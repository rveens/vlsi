==> flow/design.v <==
`timescale 1ns / 1ps
module filter #(parameter NR_STAGES = 32,
                parameter DWIDTH = 16,
                parameter DDWIDTH = 2*DWIDTH,
                parameter CWIDTH = NR_STAGES * DWIDTH)
               (input  clk,
                input  rst,
                output req_in,
                input  ack_in,
                input  [0:DDWIDTH-1] data_in,
                output req_out,
                input  ack_out,
                output [0:DDWIDTH-1] data_out,
                input  [0:CWIDTH-1] h_in);
    reg req_out_buf;
    assign req_out = req_out_buf;
    reg req_in_buf;
    assign req_in = req_in_buf;
    wire signed [0:DWIDTH-1] a0, a1;
    assign {a0, a1} = data_in;
    reg signed [0:DWIDTH-1] b0, b1;
    assign data_out = {b0, b1};
    always @(posedge clk) begin
        if (rst) begin
            req_in_buf <= 0;
            req_out_buf <= 0;
            b0 <= 0;
            b1 <= 0;
        end
        else begin
            if (req_in && ack_in) begin
                b0 <= a0;
                b1 <= a1;
                req_in_buf <= 0;
                req_out_buf <= 1;
            end
            if (req_out && ack_out) begin
                req_out_buf <= 0;
            end
            if (!req_in && !req_out && !ack_in && !ack_out) begin   
                req_in_buf <= 1;
            end
        end
    end
endmodule
`timescale 1ns / 1ps
module firwrapper #(
    parameter NR_STAGES = 32,
    parameter DWIDTH = 16,
    parameter CWIDTH = NR_STAGES * DWIDTH,
    parameter DDWIDTH = 2 * DWIDTH) (
		input  clk,
                input  rst,
                output req_in,
                input  ack_in,
                input  [0:DDWIDTH-1] data_in,
                output req_out,
                input  ack_out,
                output [0:DDWIDTH-1] data_out,
					 input h,
					 input h_enabled);
	reg [0:CWIDTH-1] h_in;
	filter #(NR_STAGES, DWIDTH, DDWIDTH, CWIDTH) firfilter
		  (clk,
                   rst,
                   req_in,
                   ack_in,
                   data_in,
                   req_out,
                   ack_out,
                   data_out,
			h_in);
    generate
        genvar i;
        for (i = CWIDTH-1; i > 4; i = i - 4) begin : coef_delayline
	 	 	 always @(posedge clk) begin
		 	 	  if (h_enabled) begin
					 	 h_in[i]   <= h_in[i-1];
					 	 h_in[i-1] <= h_in[i-2];
					 	 h_in[i-2] <= h_in[i-3];
					 	 h_in[i-3] <= h_in[i-4];
		  	 	  end
	 	 	  end
        end
    endgenerate
	 always @(posedge clk) begin
	 	 if (h_enabled) begin
		 	 h_in[0] <= h;
		 	 h_in[1] <= h_in[0];
		 	 h_in[2] <= h_in[1];
		 	 h_in[3] <= h_in[2];
	 	 end
	 end
endmodule
Reports on firwrapper --
Tool output for the design above, in the order of the flow. Lines are those of the file above, counted from 1. Operators: Yosys type, input widths -> output width; for muxes data width and select width s. Not given: -
Set-up: top module firwrapper, clock input clk, standard-cell library sky130hd, timing corner tt_025C_1v80

Word level --
Source: Yosys, flattened and elaborated, memories not mapped. Widths are those after wreduce. Registers that Yosys merges into a memory's read port (data or address) are not register bits. Print and check cells do not count. Equal cells are merged and count once.
Word-level totals: bits in registers 34, elaborated cells 17, output and inout bits 34, bits of input ports 38
Cells by class: mux-type cells 2, reductions and logical operators 11
Operators by type and width (count):
- $logic_and 1x1->1 | 5
- $logic_not 1->1 | 4
- $reduce_bool 2->1 | 1
- $reduce_or 2->1 | 1
- $mux 1 | 2

Longest topological paths --
Yosys ltp: most cells in a row. Word level: on the elaborated netlist, between registers, memories and ports. Mapped: between sequential cells and ports; inverters and the memories' decode and read muxes count.
Depth: word-level depth 5, ABC_AREA 0, gate-level depth with buffers 4, depth with buffers taken out 2

After synthesis --
Source: synth_stat.txt of the flow (Yosys; design flattened, memories mapped). It holds for the ABC_AREA given above (unset counts as 0); a run with the other value may have another netlist. Totals and module areas in this step are rounded.
Cells by type:
- sky130_fd_sc_hd__dfxtp_1 | count 34, total area 680.653 um^2
- sky130_fd_sc_hd__a21bo_2 | count 25, total area 250.24 um^2
- sky130_fd_sc_hd__a21oi_1 | count 33, total area 165.158 um^2
- sky130_fd_sc_hd__nand3_1 | count 32, total area 160.154 um^2
- sky130_fd_sc_hd__a21bo_1 | count 7, total area 70.067 um^2
- sky130_fd_sc_hd__buf_4 | count 5, total area 37.536 um^2
- sky130_fd_sc_hd__buf_6 | count 3, total area 33.782 um^2
- sky130_fd_sc_hd__buf_2 | count 4, total area 20.019 um^2
- sky130_fd_sc_hd__clkbuf_1 | count 5, total area 18.768 um^2
- sky130_fd_sc_hd__o21ba_2 | count 1, total area 10.01 um^2
- sky130_fd_sc_hd__nand3b_1 | count 1, total area 7.507 um^2
- sky130_fd_sc_hd__nand2b_1 | count 1, total area 6.256 um^2
- sky130_fd_sc_hd__nor3_1 | count 1, total area 5.005 um^2
- sky130_fd_sc_hd__buf_1 | count 1, total area 3.754 um^2
Synthesis totals: sequential area 0.00068 mm^2, buffer cells 18, flip-flop cells 34, cell count 153, synthesis area 0.0015 mm^2
The figures by module come from a second, unflattened synthesis with its own total; it is not the netlist above.
Unflattened totals: cells (unflattened synthesis) 665, area (unflattened synthesis) 0.017 mm^2
Rows give one instance, submodules left out.
By module:
- firwrapper | seq. area 0.015 mm^2, cells 512, area 0.015 mm^2, instances 1
- filter | seq. area 0.00068 mm^2, cells 153, area 0.0015 mm^2, instances 1

Worst setup path after synthesis --
OpenSTA on the mapped netlist: ideal clock, no wires. The path of least setup slack (recovery checks aside). Input and output delay are each 20% of the period. Register names are those of the netlist, which keeps one name where synthesis merged equal registers.
Timing path post-synthesis: path type register -> register, start register firfilter.req_in_buf, end register firfilter.b0[0], period 1.21 ns, arrival 0.885 ns, slack 0.192 ns, stages on the path 4, setup time 0.132 ns, time at the first pin 0.000 ns, delay of the path 1.017 ns, buffers on the path 1, required time 1.078 ns, period reached after synthesis 1.018 ns
"delay of the path" = arrival - input delay + setup time. "stages on the path" counts driving pins, that of a launching flip-flop among them; a cell with two outputs on the path counts twice. "period reached after synthesis" is the clock period less the worst setup slack; recovery checks do not enter. This is arithmetic on one report: input and output delays are still those of the set period (20% each). Between the ends stands the longest chain of elaborated cells between them, by number of cells; it is not shown to be the way that was timed. Of several equally long chains one is given. Each line given opens the expression or statement behind the cell; cells for indexed reads and writes are added by Yosys, which also makes memories of some case tables. At most two assigning lines are given for a register; there are more.
Between the ends, post-synthesis: path through sky130_fd_sc_hd__dfxtp_1 > sky130_fd_sc_hd__clkbuf_1 > sky130_fd_sc_hd__a21bo_2 > sky130_fd_sc_hd__a21oi_1, cells in the longest elaborated chain 1, elaborated cells between the ends (all ways) 1, source lines of those cells 1, those cells by class reduce/logical (1)
Ends and longest elaborated chain, post-synthesis:
- from (decl) | line 17 | reg req_in_buf;
- from (assign) | line 25 | req_in_buf <= 0;
- from (assign) | line 34 | req_in_buf <= 0;
- $logic_and 1x1->1 | line 31 | if (req_in && ack_in) begin
- to (assign) | line 27 | b0 <= 0;
- to (assign) | line 32 | b0 <= a0;
- to (decl) | line 21 | reg signed [0:DWIDTH-1] b0, b1;

Path in the finished layout --
Path of least setup slack in the final report of job 1 (OpenROAD, finished layout, wires in). Where an end is a register, its clock arrival counts in the times.
Timing path post-layout: path type register -> register, start register firfilter.req_in_buf, end register firfilter.b1[14], buffers on the path 2, time at the first pin 0.28 ns, setup time 0.07 ns, slack -0.32 ns, stages on the path 5, arrival 1.23 ns, period 0.699 ns, required time 0.91 ns
Between the ends stands the longest chain of elaborated cells between them, by number of cells; it is not shown to be the way that was timed. Of several equally long chains one is given. At most two assigning lines are given for a register; there are more.
Between the ends, post-layout: path through sky130_fd_sc_hd__dfxtp_4 > sky130_fd_sc_hd__buf_8 > sky130_fd_sc_hd__buf_8 > sky130_fd_sc_hd__a21bo_2 > sky130_fd_sc_hd__a21oi_2, cells in the longest elaborated chain 1, elaborated cells between the ends (all ways) 1, source lines of those cells 1, those cells by class reduce/logical (1)
Ends and longest elaborated chain, post-layout:
- from (decl) | line 17 | reg req_in_buf;
- from (assign) | line 25 | req_in_buf <= 0;
- from (assign) | line 34 | req_in_buf <= 0;
- $logic_and 1x1->1 | line 31 | if (req_in && ack_in) begin
- to (assign) | line 28 | b1 <= 0;
- to (assign) | line 33 | b1 <= a1;
- to (decl) | line 21 | reg signed [0:DWIDTH-1] b0, b1;

Add stored flow runs of firwrapper

Measured data: module firwrapper, platform sky130hd, 2 stored runs of the flow under differing settings, order arbitrary. Input and output delays are each 20% of the period that was set; the output load is 0.01 pF.
"achieved clock period" means the clock period less the worst setup slack. The figure is calculated, with input and output delays left at 20% of the set period.
"worst setup path time" = time allowed to the worst setup path (clock period - input delay - output delay, where it has them) - its slack; a late launch clock adds to it, a late capture clock takes from it.
"power" is the tool's figure for a default switching activity; nothing was simulated.
The measured numbers are rounded.
[job 1] settings: period_ns=0.699, CORE_UTILIZATION=17, SETUP_SLACK_MARGIN=0.02, PLACE_DENSITY=0.66, CORE_ASPECT_RATIO=1.93, GPL_TIMING_DRIVEN=1, CTS_CLUSTER_DIAMETER=327, CAP_MARGIN=25, SLEW_MARGIN=15, MIN_ROUTING_LAYER=met2, MAX_ROUTING_LAYER=met4, CORE_MARGIN=2
[job 1] result: chip area after synthesis (Yosys) 0.0015 mm^2, die area 0.0094 mm^2, standard-cell area of the final layout 0.0028 mm^2, utilization 0.33, worst setup slack after layout -0.32 ns, total negative slack -15 ns, worst hold slack 0.32 ns, power 4900 uW, achieved clock period 1.022 ns, worst setup path time 1.02 ns, worst setup path kind register -> register
[job 2] settings: period_ns=0.666, CORE_UTILIZATION=68, PLACE_DENSITY_LB_ADDON=0.02, CORE_ASPECT_RATIO=0.99, CELL_PAD_IN_SITES_GLOBAL_PLACEMENT=2, GPL_ROUTABILITY_DRIVEN=1, CTS_CLUSTER_SIZE=67, MIN_ROUTING_LAYER=met2, MAX_ROUTING_LAYER=met4, CAP_MARGIN=20, CORE_MARGIN=2, SLEW_MARGIN=20
[job 2] result: did not finish, placement stopped with FLW-0024
