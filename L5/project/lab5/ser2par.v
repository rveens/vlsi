==> flow/design.v <==
`timescale 1ns / 1ps
module ser2par
 #(parameter DWIDTH = 16,
   parameter DDWIDTH = 32,
	parameter L = 160,
	parameter L_LOG = 8,
	parameter M = 147,
	parameter M_LOG = 8,
	parameter CWIDTH = 4*L,
	parameter NR_STREAMS = 16,
    parameter NR_STREAMS_LOG = 4)
  (input clk,
   input rst,
	output req_in,
	input ack_in,
	input [0:DWIDTH-1] data_in,
	output req_out,
	input ack_out,
	output [0:DDWIDTH-1] data_out);
    reg req_out_buf;
    assign req_out = req_out_buf;
    reg req_in_buf;
    assign req_in = req_in_buf;
    reg signed [0:DWIDTH-1] sum [0:1];
	reg [0:2] idx;
    assign data_out = {sum[0], sum[1]};
    always @(posedge clk) begin
        if (rst) begin
            req_in_buf <= 0;
            req_out_buf <= 0;
            sum[0] <= 0;	
				sum[1] <= 0;	
            idx <= 0;			
        end
        else begin
            if (req_in && ack_in) begin
                sum[idx] <= data_in[0:DWIDTH-1];					
                if (idx == 1) begin
						  req_out_buf <= 1;
						  idx <= 0;
					end else begin								  
							idx <= 1;	
							req_out_buf <= 0;
					end  
            end			   				
				if (req_in && !ack_in) begin              
               req_out_buf <= 0;
            end 
            if (req_out && ack_out) begin                  		
				   req_in_buf <= 1;                
            end 
            if (req_out && !ack_out) begin                			                  
				   req_in_buf <= 0;
            end 			            			  
            if (!req_in && !ack_in && !req_out && !ack_out) begin                		
              req_in_buf <= 1;					
            end
        end
    end
endmodule
# --- Tool chain data of ser2par ---
# Tool output for the design above, in the order of the flow.
# Line numbers count from 1 in the design file above.
# Operators: Yosys type, input widths -> output width; for muxes data width and select width s.
design:
  top_module: "ser2par"
  clk_port: "clk"
  cell_library: "sky130hd"
  pvt_corner: "tt_025C_1v80"

# --- Word-level counts ---
# Yosys after proc, flatten, opt, wreduce and memory -nomap, before mapping. Memory bits, and registers merged into a memory's read port (data or address), are not among the register bits. Print and check cells are not counted. Equal cells are merged and count once.
# Yosys's memory passes give these memory sizes; they may raise the number of words (mostly to a power of two), join words into wider ones and drop unused or constant bits.
op_classes:
  eq_ne: 1
  n_mux: 12
  reduce_logical: 13
op_table:
  columns: ["cell", "n"]
  rows:
  - ["$mux 16", 2]
  - ["$mux 1", 10]
  - ["$logic_and 1x1->1", 7]
  - ["$logic_not 1->1", 4]
  - ["$reduce_bool 3->1", 1]
  - ["$reduce_or 2->1", 1]
  - ["$eq 1x1->1 const B", 1]
word_totals:
  register_bits: 3
  mem_bits_rw: 32
  memories: 1
  in_bits: 20
  output_inout_bits: 34
  word_cells: 30
mem_list:
  columns: ["name", "size", "width", "line_no", "source"]
  rows:
  - ["sum", 2, 16, 24, "reg signed [0:DWIDTH-1] sum [0:1];"]

# --- Longest topological paths ---
# Depth = most cells in a row (Yosys ltp): at word level without a register or memory, in the mapped netlist without a sequential cell, where the memories' decode and read muxes count.
depth:
  ltp_word: 5
  abc_area: 0
  ltp_mapped: 4
  mapped_depth_nobuf: 2

# --- Mapped cells and area ---
# The flow's flattened synthesis, as Yosys stat reports it; memories are mapped. The netlist is that of the ABC_AREA named above (0 if unset); the other value can give another one.
mapped:
  mapped_cells: 87
  mapped_area_um2: 1400.1
  seqArea_um2: 1021.0
  flip_flops: 35
  buffers: 6
by_type:
  columns: ["cell", "n", "type_area_um2"]
  rows:
  - ["sky130_fd_sc_hd__edfxtp_1", 32, 960.922]
  - ["sky130_fd_sc_hd__and3_1", 24, 150.144]
  - ["sky130_fd_sc_hd__and3_2", 8, 60.058]
  - ["sky130_fd_sc_hd__dfxtp_1", 3, 60.058]
  - ["sky130_fd_sc_hd__buf_6", 4, 45.043]
  - ["sky130_fd_sc_hd__a21o_1", 2, 15.014]
  - ["sky130_fd_sc_hd__buf_8", 1, 15.014]
  - ["sky130_fd_sc_hd__nor2b_4", 1, 13.763]
  - ["sky130_fd_sc_hd__a21bo_2", 1, 10.01]
  - ["sky130_fd_sc_hd__and2b_4", 1, 10.01]
  - ["sky130_fd_sc_hd__a221oi_1", 1, 8.758]
  - ["sky130_fd_sc_hd__nand3b_1", 1, 7.507]
  - ["sky130_fd_sc_hd__nor3b_1", 1, 7.507]
  - ["sky130_fd_sc_hd__and2_1", 1, 6.256]
  - ["sky130_fd_sc_hd__nand2b_1", 1, 6.256]
  - ["sky130_fd_sc_hd__or2_2", 1, 6.256]
  - ["sky130_fd_sc_hd__a21oi_1", 1, 5.005]
  - ["sky130_fd_sc_hd__clkbuf_2", 1, 5.005]
# Other cell types: 2; their cells: 2.

# --- Worst setup path after synthesis ---
# Source: OpenSTA report_checks on the synthesized netlist (no wires, ideal clock, input and output delay 20% of the period each), path of least setup slack; recovery checks are left aside. Register names are those of the netlist, which keeps one name where synthesis merged equal registers.
synth_path:
  path_type: "reg2reg"
  startpoint: "register req_in_buf"
  endpoint: "memory sum[1][0]"
  period_ns: 2.08
  setup_time_ns: 0.367
  t_first_pin_ns: 0.000
  arrival_ns: 1.216
  t_required_ns: 1.713
  path_slack_ns: 0.497
  path_delay_ns: 1.583
  path_stages: 5
  path_buffers: 2
  period_less_setup_slack_ns: 1.583
# "path_delay_ns" is the arrival time less input delay plus setup time.
# "path_stages" counts driving pins, that of a launching flip-flop among them; a cell with two outputs on the path counts twice.
# "period_less_setup_slack_ns" = period - worst setup slack (recovery checks aside). The figure is calculated, with input and output delays left at 20% of the set period.
# Between the ends stands the longest chain of elaborated cells between them, by number of cells; it is not shown to be the way that was timed. Of several equally long chains one is given.
# A line is the first line of the expression or statement that the cell stems from. Yosys adds cells for indexed reads and writes and turns some case tables into memories.
# At most two assigning lines are given for a register; there are more.
# Only ways into the end's enable, where the timed path ends, are counted here.
synth_via:
  path_cell_list: "sky130_fd_sc_hd__dfxtp_1 -> sky130_fd_sc_hd__and2_1 -> sky130_fd_sc_hd__buf_6 -> sky130_fd_sc_hd__buf_8 -> sky130_fd_sc_hd__a21o_1"
  elab_chain_len: 3
  cells_between: 5
  cone_lines: 2
  classes_between: "mux (4); reduce/logical (1)"
synth_rtl:
  columns: ["element", "line_no", "source"]
  rows:
  - ["start: declaration", 22, "reg req_in_buf;"]
  - ["start: assignment", 29, "req_in_buf <= 0;"]
  - ["start: assignment", 50, "req_in_buf <= 1;"]
  - ["$logic_and 1x1->1", 36, "if (req_in && ack_in) begin"]
  - ["$mux 1", 36, null]
  - ["$mux 1", 28, "if (rst) begin"]
  - ["end: declaration", 24, "reg signed [0:DWIDTH-1] sum [0:1];"]

# --- Timing after layout ---
# From the final timing report of record 1: the path of least setup slack in the routed layout; clock arrival at registers is part of the times.
layout_path:
  path_type: "reg2reg"
  startpoint: "register req_in_buf"
  endpoint: "memory sum[1][13]"
  period_ns: 1.55
  setup_time_ns: 0.25
  t_first_pin_ns: 0.28
  arrival_ns: 1.28
  t_required_ns: 1.58
  path_slack_ns: 0.30
  path_stages: 5
  path_buffers: 2
# Between the ends stands the longest chain of elaborated cells between them, by number of cells; it is not shown to be the way that was timed. Of several equally long chains one is given.
# At most two assigning lines are given for a register; there are more.
# Only ways into the end's enable, where the timed path ends, are counted here.
layout_via:
  path_cell_list: "sky130_fd_sc_hd__dfxtp_4 -> sky130_fd_sc_hd__and2_4 -> sky130_fd_sc_hd__buf_6 -> sky130_fd_sc_hd__buf_8 -> sky130_fd_sc_hd__a21o_4"
  elab_chain_len: 3
  cells_between: 5
  cone_lines: 2
  classes_between: "mux (4); reduce/logical (1)"
layout_rtl:
  columns: ["element", "line_no", "source"]
  rows:
  - ["start: declaration", 22, "reg req_in_buf;"]
  - ["start: assignment", 29, "req_in_buf <= 0;"]
  - ["start: assignment", 50, "req_in_buf <= 1;"]
  - ["$logic_and 1x1->1", 36, "if (req_in && ack_in) begin"]
  - ["$mux 1", 36, null]
  - ["$mux 1", 28, "if (rst) begin"]
  - ["end: declaration", 24, "reg signed [0:DWIDTH-1] sum [0:1];"]

Design ser2par on sky130hd. What follows are 2 stored runs of the flow, each under its own settings; their order means nothing. The constraints put input and output delay at 20% of the set period each and load the outputs with 0.01 pF.
"achieved_clock_period_ns" is the run's clock period less its worst setup slack. It is reckoned from that one timing run; input and output delays stay at 20% of the period that was set.
"worst_setup_path_time_ns" = time allowed to the worst setup path (clock period - input delay - output delay, where it has them) - its slack; a late launch clock adds to it, a late capture clock takes from it.
"power.total_uw" rests on the timing tool's default activity at the inputs, not on a simulated workload.

--- record 1 ---
==> flow/run.sh <==
#!/bin/bash
# the make line also repeats the synthesis and layout settings of config.mk as NAME=value (left out here)
make -C /OpenROAD-flow-scripts/flow DESIGN_CONFIG=/design/flow/config.mk WORK_HOME=/design/flow/orfs CLKGATE_MAP_FILE= finish
==> flow/config.mk <==
export PLATFORM = sky130hd
export DESIGN_NAME = ser2par
export DESIGN_NICKNAME = ser2par
export VERILOG_FILES = /design/flow/design.v
export SDC_FILE = /design/flow/constraint.sdc
export NUM_CORES = 4
export LEC_CHECK = 0
export CAP_MARGIN = 20
export CELL_PAD_IN_SITES_DETAIL_PLACEMENT = 0
export CORE_MARGIN = 2
export CORE_UTILIZATION = 16
export GPL_ROUTABILITY_DRIVEN = 1
export GPL_TIMING_DRIVEN = 0
export PLACE_DENSITY_LB_ADDON = 0.02
export SETUP_SLACK_MARGIN = 0.45
export SLEW_MARGIN = 20
==> flow/constraint.sdc <==
create_clock -name core_clock -period 1.55 [get_ports {clk}]
set_input_delay 0.3100 -clock core_clock [delete_from_list [all_inputs] [get_ports {clk}]]
set_output_delay 0.3100 -clock core_clock [all_outputs]
set_load 0.01 [all_outputs]

==> results, as YAML <==
results:
  synth_chip_area_um2: 1400.1
  die_footprint_um2: 9515.0
  finalCellArea_um2: 2207.1
  util_frac: 0.257
  worstSetupSlack_ns: 0.304
  final_setup_tns_ns: 0.000
  worst_hold_slack_ns: 0.434
  power.total_uw: 2166
  achieved_clock_period_ns: 1.246
  worst_setup_path_time_ns: 1.25
  path_kind: "reg2reg"

--- record 2 ---
==> flow/run.sh <==
#!/bin/bash
# the make line also repeats the synthesis and layout settings of config.mk as NAME=value (left out here)
make -C /OpenROAD-flow-scripts/flow DESIGN_CONFIG=/design/flow/config.mk WORK_HOME=/design/flow/orfs CLKGATE_MAP_FILE= finish
==> flow/config.mk <==
export PLATFORM = sky130hd
export DESIGN_NAME = ser2par
export DESIGN_NICKNAME = ser2par
export VERILOG_FILES = /design/flow/design.v
export SDC_FILE = /design/flow/constraint.sdc
export NUM_CORES = 4
export LEC_CHECK = 0
export CAP_MARGIN = 5
export CELL_PAD_IN_SITES_DETAIL_PLACEMENT = 0
export CORE_MARGIN = 2
export CORE_UTILIZATION = 58
export CTS_CLUSTER_SIZE = 75
export GPL_TIMING_DRIVEN = 1
export PLACE_DENSITY_LB_ADDON = 0.28
export SLEW_MARGIN = 25
==> flow/constraint.sdc <==
create_clock -name core_clock -period 1.87 [get_ports {clk}]
set_input_delay 0.3740 -clock core_clock [delete_from_list [all_inputs] [get_ports {clk}]]
set_output_delay 0.3740 -clock core_clock [all_outputs]
set_load 0.01 [all_outputs]

==> results, as YAML <==
results:
  synth_chip_area_um2: 1400.1
  die_footprint_um2: 2822.8
  finalCellArea_um2: 2024.4
  util_frac: 0.898
  worstSetupSlack_ns: 0.083
  final_setup_tns_ns: 0.000
  worst_hold_slack_ns: 0.545
  power.total_uw: 1671
  achieved_clock_period_ns: 1.787
  worst_setup_path_time_ns: 1.41
  path_kind: "reg2out"
